==> flow/design.v <==
package reg_pkg;
    parameter int NUM_ARCH_REGS = 32;
    parameter int ADDR_BITS = 64;
    parameter int NUM_PHYS_REGS = 128;
    parameter int WORD_SIZE = 64;
    typedef struct packed {
        logic [$clog2(NUM_PHYS_REGS) - 1: 0]    index_in;
        logic                                   en;
        logic [WORD_SIZE-1:0]                   data_out;
    } RegFileReadPort;
    typedef struct packed {
        logic [$clog2(NUM_PHYS_REGS) - 1: 0]    index_in;
        logic                                   en;
        logic [WORD_SIZE-1:0]                   data_in;
    } RegFileWritePort;
    typedef struct packed {
        logic valid;
        logic [$clog2(NUM_PHYS_REGS) - 1: 0]    index_in;
        logic [3:0] nzcv;  
    } NZCVWritePort;
endpackage
import reg_pkg::*;
module reg_map #(
    parameter NUM_ARCH_REGS = reg_pkg::NUM_ARCH_REGS,
    parameter NUM_PHYS_REGS = reg_pkg::NUM_PHYS_REGS
)(
    input   logic                               clk,
    input   logic                               rst,  
    input   logic [1:0]                         commit_in,  
    input   logic [1:0] [$clog2(NUM_ARCH_REGS)-1:0]   rename_arch_in,  
    input   logic [1:0] [$clog2(NUM_PHYS_REGS)-1:0]   rename_phys_in,  
    input   logic [3:0] [$clog2(NUM_ARCH_REGS)-1:0]   read_arch_in,  
    output  logic [3:0] [$clog2(NUM_PHYS_REGS)-1:0]   phys_regs_out  
);
    logic [$clog2(NUM_PHYS_REGS)-1:0] register_mapping [NUM_ARCH_REGS-1:0];
    always_ff @(posedge clk) begin
        if (rst) begin
            for (int i = 0; i < NUM_ARCH_REGS; i++) begin
                register_mapping[i] <= i[$clog2(NUM_PHYS_REGS)-1:0];  
            end
        end else begin
            if (commit_in[1])
                register_mapping[rename_arch_in] <= rename_phys_in[1];
            if (commit_in[0])
                register_mapping[rename_arch_in] <= rename_phys_in[0];
        end
        phys_regs_out <= {  
                            register_mapping[read_arch_in[3]],
                            register_mapping[read_arch_in[2]],
                            register_mapping[read_arch_in[1]],
                            register_mapping[read_arch_in[0]]
                        };
    end
endmodule
======== Reports on reg_map ========
What the tools print for reg_map, step after step.
Lines are those of the file above, counted from 1.
Operators carry their Yosys type and port widths (W data, S select, Z words).
Library cell names are shortened.
The mark n/a stands for no value.
design
  design top .............................. reg_map
  clock input ............................. clk
  cell library ............................ sky130hd
  timing corner ........................... tt_025C_1v80

======== Elaborated design ========
Counts by Yosys on the flattened word-level netlist (proc, flatten, opt, wreduce; memories kept). Register bits leave out memories and registers merged into their read ports (data or address); mux counts leave out enables and synchronous resets folded into registers. Print and check cells are left out. Cells with the same type and inputs are merged into one.
Memory sizes are those after Yosys's memory passes, which may raise the word count (mostly to a power of two), join words into wider ones and drop unused or constant bits.
operators by class
  mux-type cells .......................... 10
  bitwise operators ....................... 1
operator list
  cell          count
  $mux W7       5
  $mux W1       5
  $or A1 B1 Y1  1
bit counts
  RAM bits ................................ 224
  output and inout bits ................... 28
  bits in registers ....................... 0
  memory cells ............................ 1
memories
  name              depth  width  RTL line  RTL
  register_mapping  32     7      35        logic [$clog2(NUM_PHYS_REGS)-1:0] register_mapping [NUM_ARCH_REGS-1:0];

======== Longest topological paths ========
Depth = most cells in a row (Yosys ltp): at word level without a register or memory, in the mapped netlist without a sequential cell, where the memories' decode and read muxes count.
logic depth
  depth after elaboration ................. 3
  ABC_AREA ................................ 0
  depth in mapped cells ................... 6
  mapped depth without buffers ............ 3

======== Synthesis result ========
Source: synth_stat.txt of the flow (Yosys; design flattened, memories mapped). It holds for the ABC_AREA given above (unset counts as 0); a run with the other value may have another netlist.
cells by type
  type      count
  edfxtp_1  224
  mux4_2    280
  dfxtp_1   28
  nor2_1    144
  nand2b_1  61
  mux2_2    28
  buf_6     20
  nand4_1   32
  nand2_1   52
  clkbuf_1  49
  buf_1     28
  nor4_1    16
  mux2i_1   7
  buf_2     9
  and3b_1   3
  nand3b_1  3
  nor3b_1   3
  o21ba_2   1
Not listed: further types 5, cells in them 6.
mapped netlist
  chip area (Yosys) ....................... 16,067.9 µm²
  mapped cells ............................ 994
  flip-flop cells ......................... 252
  sequential part of the area ............. 7,287.0 µm²

======== Worst setup path after synthesis ========
OpenSTA on the mapped netlist: ideal clock, no wires. The path of least setup slack (recovery checks aside). Input and output delay are each 20% of the period. Register names are those of the netlist, which keeps one name where synthesis merged equal registers.
timing path post-synthesis
  path type ............................... input port to flip-flop
  from .................................... input port read_arch_in
  to ...................................... register phys_regs_out
  delay of the path ....................... 1,822 ps
  library setup time ...................... 121 ps
  stages .................................. 5
  input delay ............................. 962 ps
  path buffers ............................ 2
  period .................................. 4,810 ps
  arrival time ............................ 2,663 ps
  time at the first pin ................... 962 ps
  slack ................................... 2,027 ps
  period reached after synthesis .......... 2,783 ps
"delay of the path" is the arrival time less input delay plus setup time.
"stages" counts driving pins, that of a launching flip-flop among them; a cell with two outputs on the path counts twice.
"period reached after synthesis" is the clock period less the worst setup slack; recovery checks do not enter. This is arithmetic on one report: input and output delays are still those of the set period (20% each).
An end named without its bit number is one bit of that signal or, where synthesis recoded a state register, one of its new flip-flops.
between the ends, post-synthesis
  path through ............................ clkbuf_1 buf_1 mux4_2 mux4_2 mux2_2
ends and longest elaborated chain, post-synthesis
  item         RTL line  RTL
  from (decl)  32        input   logic [3:0] [$clog2(NUM_ARCH_REGS)-1:0]   read_arch_in,
  to (decl)    33        output  logic [3:0] [$clog2(NUM_PHYS_REGS)-1:0]   phys_regs_out
Chain of elaborated cells between the ends: none given.

======== Worst path after layout ========
Path of least setup slack in the final report of run 1 (OpenROAD, finished layout, wires in). Where an end is a register, its clock arrival counts in the times.
The path's times are printed in steps of 10 ps; the period is the one set.
timing path post-layout
  path type ............................... input port to flip-flop
  from .................................... input port read_arch_in
  to ...................................... register phys_regs_out
  path buffers ............................ 2
  time at the first pin ................... 550 ps
  period .................................. 2,740 ps
  stages .................................. 4
  slack ................................... 170 ps
  input delay ............................. 550 ps
  arrival time ............................ 2,980 ps
  library setup time ...................... 120 ps
An end named without its bit number is one bit of that signal or, where synthesis recoded a state register, one of its new flip-flops.
between the ends, post-layout
  path through ............................ clkdlybuf4s50_1 clkdlybuf4s15_1 mux4_2 mux2_2
ends and longest elaborated chain, post-layout
  item         RTL line  RTL
  from (decl)  32        input   logic [3:0] [$clog2(NUM_ARCH_REGS)-1:0]   read_arch_in,
  to (decl)    33        output  logic [3:0] [$clog2(NUM_PHYS_REGS)-1:0]   phys_regs_out
Chain of elaborated cells between the ends: none given.

Data sheet: physical implementation of reg_map

Top module reg_map; platform sky130hd; tools Yosys and OpenROAD; 2 stored runs in no particular order. Input and output delays are each 20% of the period that was set; the output load is 0.01 pF.
"achieved period" = clock period - worst setup slack. The figure is calculated, with input and output delays left at 20% of the set period.
"critical setup path time" = time allowed to the worst setup path (clock period - input delay - output delay, where it has them) - its slack; a late launch clock adds to it, a late capture clock takes from it.
By "power consumption" is meant OpenSTA's value without simulated activity: inputs other than the clock are taken to toggle once in ten clock periods, and the tool carries that through the logic.
"critical setup path time" is known to 10 ps.

======== run 1 ========
==> flow/run.sh <==
#!/bin/bash
# the make line also repeats the synthesis and layout settings of config.mk as NAME=value (left out here)
make -C /OpenROAD-flow-scripts/flow DESIGN_CONFIG=/design/flow/config.mk WORK_HOME=/design/flow/orfs CLKGATE_MAP_FILE= finish
==> flow/config.mk <==
export PLATFORM = sky130hd
export DESIGN_NAME = reg_map
export DESIGN_NICKNAME = reg_map
export VERILOG_FILES = /design/flow/design.v
export SDC_FILE = /design/flow/constraint.sdc
export NUM_CORES = 4
export LEC_CHECK = 0
export CAP_MARGIN = 25
export CELL_PAD_IN_SITES_DETAIL_PLACEMENT = 0
export CORE_MARGIN = 5
export CORE_UTILIZATION = 46
export GPL_TIMING_DRIVEN = 0
export HOLD_SLACK_MARGIN = 0.28
export PLACE_DENSITY = 0.79
export SETUP_SLACK_MARGIN = 0.23
export SLEW_MARGIN = 20
==> flow/constraint.sdc <==
create_clock -name core_clock -period 2.74 [get_ports {clk}]
set_input_delay 0.5480 -clock core_clock [delete_from_list [all_inputs] [get_ports {clk}]]
set_output_delay 0.5480 -clock core_clock [all_outputs]
set_load 0.01 [all_outputs]

-------- measured, run 1 --------
  final setup TNS ......................... 0 ps
  achieved period ......................... 2,567 ps
  standard-cell area of the final layout .. 18,486.5 µm²
  setup slack of the worst path ........... 173 ps
  final worst hold slack .................. 605 ps
  power consumption ....................... 10,587 uW
  chip area after synthesis (Yosys) ....... 16,067.9 µm²
  critical setup path time ................ 2,020 ps
  worst setup path kind ................... input port to flip-flop
  total die area .......................... 38,767.6 µm²
  utilization after routing ............... 0.535

======== run 2 ========
==> flow/run.sh <==
#!/bin/bash
# the make line also repeats the synthesis and layout settings of config.mk as NAME=value (left out here)
make -C /OpenROAD-flow-scripts/flow DESIGN_CONFIG=/design/flow/config.mk WORK_HOME=/design/flow/orfs CLKGATE_MAP_FILE= finish
==> flow/config.mk <==
export PLATFORM = sky130hd
export DESIGN_NAME = reg_map
export DESIGN_NICKNAME = reg_map
export VERILOG_FILES = /design/flow/design.v
export SDC_FILE = /design/flow/constraint.sdc
export NUM_CORES = 4
export LEC_CHECK = 0
export CAP_MARGIN = 0
export CELL_PAD_IN_SITES_DETAIL_PLACEMENT = 0
export CELL_PAD_IN_SITES_GLOBAL_PLACEMENT = 1
export CORE_ASPECT_RATIO = 1.83
export CORE_MARGIN = 2
export CORE_UTILIZATION = 31
export CTS_CLUSTER_DIAMETER = 347
export SETUP_SLACK_MARGIN = 0.41
export SLEW_MARGIN = 20
==> flow/constraint.sdc <==
create_clock -name core_clock -period 1.6 [get_ports {clk}]
set_input_delay 0.3200 -clock core_clock [delete_from_list [all_inputs] [get_ports {clk}]]
set_output_delay 0.3200 -clock core_clock [all_outputs]
set_load 0.01 [all_outputs]

-------- measured, run 2 --------
  final setup TNS ......................... -10,542 ps
  achieved period ......................... 2,074 ps
  standard-cell area of the final layout .. 20,644.8 µm²
  setup slack of the worst path ........... -474 ps
  final worst hold slack .................. 365 ps
  power consumption ....................... 18,203 uW
  chip area after synthesis (Yosys) ....... 16,067.9 µm²
  critical setup path time ................ 2,070 ps
  worst setup path kind ................... flip-flop to flip-flop
  total die area .......................... 53,752.6 µm²
  utilization after routing ............... 0.404
